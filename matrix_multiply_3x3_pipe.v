==> flow/design.v <==
`timescale 1ns / 1ps
module matrix_multiply_3x3_pipelined(
    input wire clk,
    input wire reset,
    input wire start,
    input wire [71:0] A,   
    input wire [71:0] B,   
    output reg [143:0] C,  
    output reg done
);
    localparam IDLE = 2'b00;
    localparam MULTIPLY = 2'b01;
    localparam ACCUMULATE = 2'b10;
    reg [1:0] state;
    reg [3:0] i, j, k;
    reg [15:0] temp_sum;
    wire [7:0] A_matrix [8:0];
    wire [7:0] B_matrix [8:0];
    reg [15:0] mult_result;
    generate
        genvar idx;
        for (idx = 0; idx < 9; idx = idx + 1) begin : matrix_unpack
            assign A_matrix[idx] = A[8*idx +: 8];
            assign B_matrix[idx] = B[8*idx +: 8];
        end
    endgenerate
    always @(posedge clk or posedge reset) begin
        if (reset) begin
            state <= IDLE;
            i <= 0;
            j <= 0;
            k <= 0;
            temp_sum <= 0;
            done <= 0;
            C <= 0;
            mult_result <= 0;
        end
        else begin
            case (state)
                IDLE: begin
                    if (start) begin
                        state <= MULTIPLY;
                        i <= 0;
                        j <= 0;
                        k <= 0;
                        temp_sum <= 0;
                        done <= 0;
                    end
                end
                MULTIPLY: begin
                    mult_result <= A_matrix[i*3 + k] * B_matrix[k*3 + j];
                    state <= ACCUMULATE;
                end
                ACCUMULATE: begin
                    if (k == 0)
                        temp_sum <= mult_result;
                    else
                        temp_sum <= temp_sum + mult_result;
                    if (k == 2) begin
                        C[16*(i*3 + j) +: 16] <= temp_sum + mult_result;
                        if (i == 2 && j == 2) begin
                            state <= IDLE;
                            done <= 1;
                        end
                        else if (j == 2) begin
                            j <= 0;
                            i <= i + 1;
                            k <= 0;
                            state <= MULTIPLY;
                        end
                        else begin
                            j <= j + 1;
                            k <= 0;
                            state <= MULTIPLY;
                        end
                    end
                    else begin
                        k <= k + 1;
                        state <= MULTIPLY;
                    end
                end
            endcase
        end
    end
endmodule
# From RTL to reports: matrix_multiply_3x3_pipelined
# The steps from the RTL of matrix_multiply_3x3_pipelined to its reports follow in flow order.
# Line numbers count from 1 in the design file above.
# Library cell names are shortened.
# Not given: --
# inputs
design	matrix_multiply_3x3_pipelined
clk_port	clk
cell_library	sky130hd
corner	tt_025C_1v80

# Word-level counts
# Counts by Yosys on the flattened word-level netlist (proc, flatten, opt, wreduce; memories kept). Register bits leave out memories and registers merged into their read ports (data or address). Print and check cells are left out. Cells with the same type and inputs are merged into one.
# classes
reduce_and_logical	14
n_logic	3
mux	27
n_addsub	8
n_mul	3
n_eq	27
shifts	2
# op_table
operator	count
bitwise AND 144 bit	1
bitwise OR 144 bit	1
NOT 144 bit	1
variable shift 16 x 33 -> 144 bit	1
variable shift 16 x 33 -> 144 bit (first input constant)	1
parallel mux 8 bit (select 9 bit)	2
multiplier 8 x 8 -> 16 bit	1
two-way mux 4 bit	9
negation 11 -> 33 bit	1
== test 4 x 3 -> 1 bit (second input constant)	8
parallel mux 16 bit (select 2 bit)	1
two-way mux 16 bit	2
== test 4 x 2 -> 1 bit (second input constant)	7
parallel mux 4 bit (select 2 bit)	3
adder 16 bit	1
two-way mux 8 bit	2
adder 4 x 1 -> 4 bit (second input constant)	3
multiplier 4 x 2 -> 6 bit (second input constant)	1
logical NOT 4 bit	3
!= test 2 bit (second input constant)	5
== test 4 x 1 -> 1 bit (second input constant)	2
multiplier 4 x 2 -> 4 bit (second input constant)	1
adder 4 bit	2
== test 4 bit (second input constant)	2
AND reduction 4 bit	2
adder 6 x 4 -> 7 bit	1
AND reduction 2 bit	3
parallel mux 2 bit (select 3 bit)	1
# Not listed: further kinds 12, cells in them 16.
# bits
register_bits	191
output_inout_bits	145
input_bits	147

# Longest topological paths
# Longest topological path by Yosys (ltp), each cell counted once; first at word level (registers and memories cut), then after technology mapping (sequential cells cut; the memories' decode and read muxes count).
# logic_depth
depth_word	7
ABC_AREA	0
ltp_mapped	29
depth_no_buf	27

# Synthesis result
# Yosys stat after the flow's synthesis: flattened, memories mapped to cells. It holds for the ABC_AREA given above (unset counts as 0); a run with the other value may have another netlist.
# The area totals of this step are shown rounded.
# by_type
cell	count
dfrtp_1	191
mux2_2	126
ha_1	75
fa_1	43
mux2_4	30
nand2_1	100
inv_1	87
mux4_2	13
o21ai_0	50
xnor2_1	27
mux2i_1	23
a21oi_1	40
nor2_1	51
nand3_1	23
and2_1	18
clkbuf_1	30
nor3_1	22
a21o_1	14
# Not listed: further types 50, cells in them 168.
# synth_totals
mapped_cells	1131
ff_cells	192
mapped_area_um2	12470

# Worst setup path after synthesis
# Path of least setup slack by OpenSTA after synthesis, without wires, with an ideal clock, recovery checks aside; 20% of the period is set as input and as output delay. Where synthesis merged equal registers, the netlist keeps one of their names.
# synth_timing
path_kind	input-to-reg
start	in A[19]
end	reg mult_result[14]
input_delay_ps	2360
path_stages	20
delay_ps	4927
setup_slack_ps	4513
n_path_buf	0
period_ps	11800
required_ps	11680
arrival_ps	7167
period_less_setup_slack_ps	7287
# "delay_ps" = arrival - input delay + setup time.
# "path_stages": output pins that drive a net of the path, with the launching flip-flop's if there is one; two outputs of one cell count as two.
# "period_less_setup_slack_ps" = period - worst setup slack (recovery checks aside). The figure is calculated, with input and output delays left at 20% of the set period.
# The rows between start and end are the longest chain of elaborated cells between them; the timing report does not say that the signal goes this way. Where chains are equally long, one stands for them.
# A line is the first line of the expression or statement that the cell stems from. Yosys adds cells for indexed reads and writes and turns some case tables into memories.
# synth_between
cell_sequence	mux4_2 -> a221oi_1 -> o21ai_0 -> o22ai_1 -> nor2_1 -> and2_1 -> fa_1 -> inv_1 -> fa_1 -> inv_1 -> fa_1 -> fa_1 -> ha_1 -> o21ai_0 -> inv_1 -> and3_1 -> a22oi_1 -> a2111oi_0 -> or3_1 -> a31o_2
elab_chain_len	3
cone_cells	3
cone_lines	2
cone_classes	1 x mul; 2 x mux
# synth_lines
element	line	source
start: declaration	6	input wire [71:0] A,
parallel mux 8 bit (select 9 bit)	51	mult_result <= A_matrix[i*3 + k] * B_matrix[k*3 + j];
two-way mux 8 bit	39	case (state)
multiplier 8 x 8 -> 16 bit	51
end: assignment	36	mult_result <= 0;
end: assignment	51
end: declaration	19	reg [15:0] mult_result;

# Timing after layout
# Path of least setup slack in the final report of stored run 1 (OpenROAD, finished layout, wires in). Where an end is a register, its clock arrival counts in the times.
# The path's times are printed in steps of 10 ps; the period is the one set.
# layout_timing
path_kind	reg-to-reg
start	reg k[0]
end	reg mult_result[14]
setup_slack_ps	-640
period_ps	6000
arrival_ps	6970
required_ps	6320
path_stages	25
n_path_buf	0
# The rows between start and end are the longest chain of elaborated cells between them; the timing report does not say that the signal goes this way. Where chains are equally long, one stands for them.
# At most two assigning lines are given for a register; there are more.
# layout_between
cell_sequence	dfrtp_1 -> fa_1 -> ha_2 -> fa_2 -> xor2_4 -> xnor2_4 -> a21boi_2 -> o31ai_2 -> o221ai_1 -> o31a_1 -> nor2b_1 -> fa_1 -> inv_2 -> fa_1 -> inv_1 -> fa_2 -> fa_1 -> ha_4 -> o21ai_2 -> inv_1 -> and3_4 -> a22oi_2 -> a2111oi_2 -> or3_1 -> a31o_2
elab_chain_len	6
cone_cells	26
cone_lines	2
cone_classes	2 x add/sub; 2 x mul; 16 x eq/ne; 4 x mux; 2 x reduce/logical
# layout_lines
element	line	source
start: declaration	15	reg [3:0] i, j, k;
start: assignment	32	k <= 0;
start: assignment	78	k <= k + 1;
multiplier 4 x 2 -> 4 bit	51	mult_result <= A_matrix[i*3 + k] * B_matrix[k*3 + j];
adder 4 bit	51
== test 4 bit	51
parallel mux 8 bit (select 9 bit)	51
two-way mux 8 bit	39	case (state)
multiplier 8 x 8 -> 16 bit	51
end: assignment	36	mult_result <= 0;
end: assignment	51
end: declaration	19	reg [15:0] mult_result;

# Below are 2 stored runs of the flow (Yosys, OpenROAD; platform sky130hd) on matrix_multiply_3x3_pipelined, each with its settings and what was measured, unordered. Constraints: input delay and output delay 20% of the set period each, output load 0.01 pF.
# "worst_path_ps" means the part of the period allowed to the worst setup path (the constraints hold back 20% at inputs and 20% at outputs) less its slack; where the path has registers, the arrival times of their clocks count too.
# "worst_path_ps" is given in steps of 10 ps.
# Values from the reports are rounded here.
# Among the settings, -- means not set for that run.
run name	period_ns	CORE_UTILIZATION	SETUP_SLACK_MARGIN	PLACE_DENSITY	CORE_ASPECT_RATIO	GPL_TIMING_DRIVEN	SLEW_MARGIN	MAX_ROUTING_LAYER	CAP_MARGIN	CORE_MARGIN	synth_area_um2	final_die_area_um2	stdcell_area_um2	post_route_util_pct	setup_worst_slack_ps	final_setup_tns_ps	timing.hold.ws_ps	worst_path_ps	critical_path_kind
stored run 1	6.0	30	1.0	0.86	0.53	1	5	met4	20	2	12470	43300	18280	44.5	-644	-4029	506	6640	reg-to-reg
stored run 2	5.9	40	--	--	--	--	20	--	20	2	12470	32600	17810	58.1	-555	-2951	490	6450	reg-to-reg
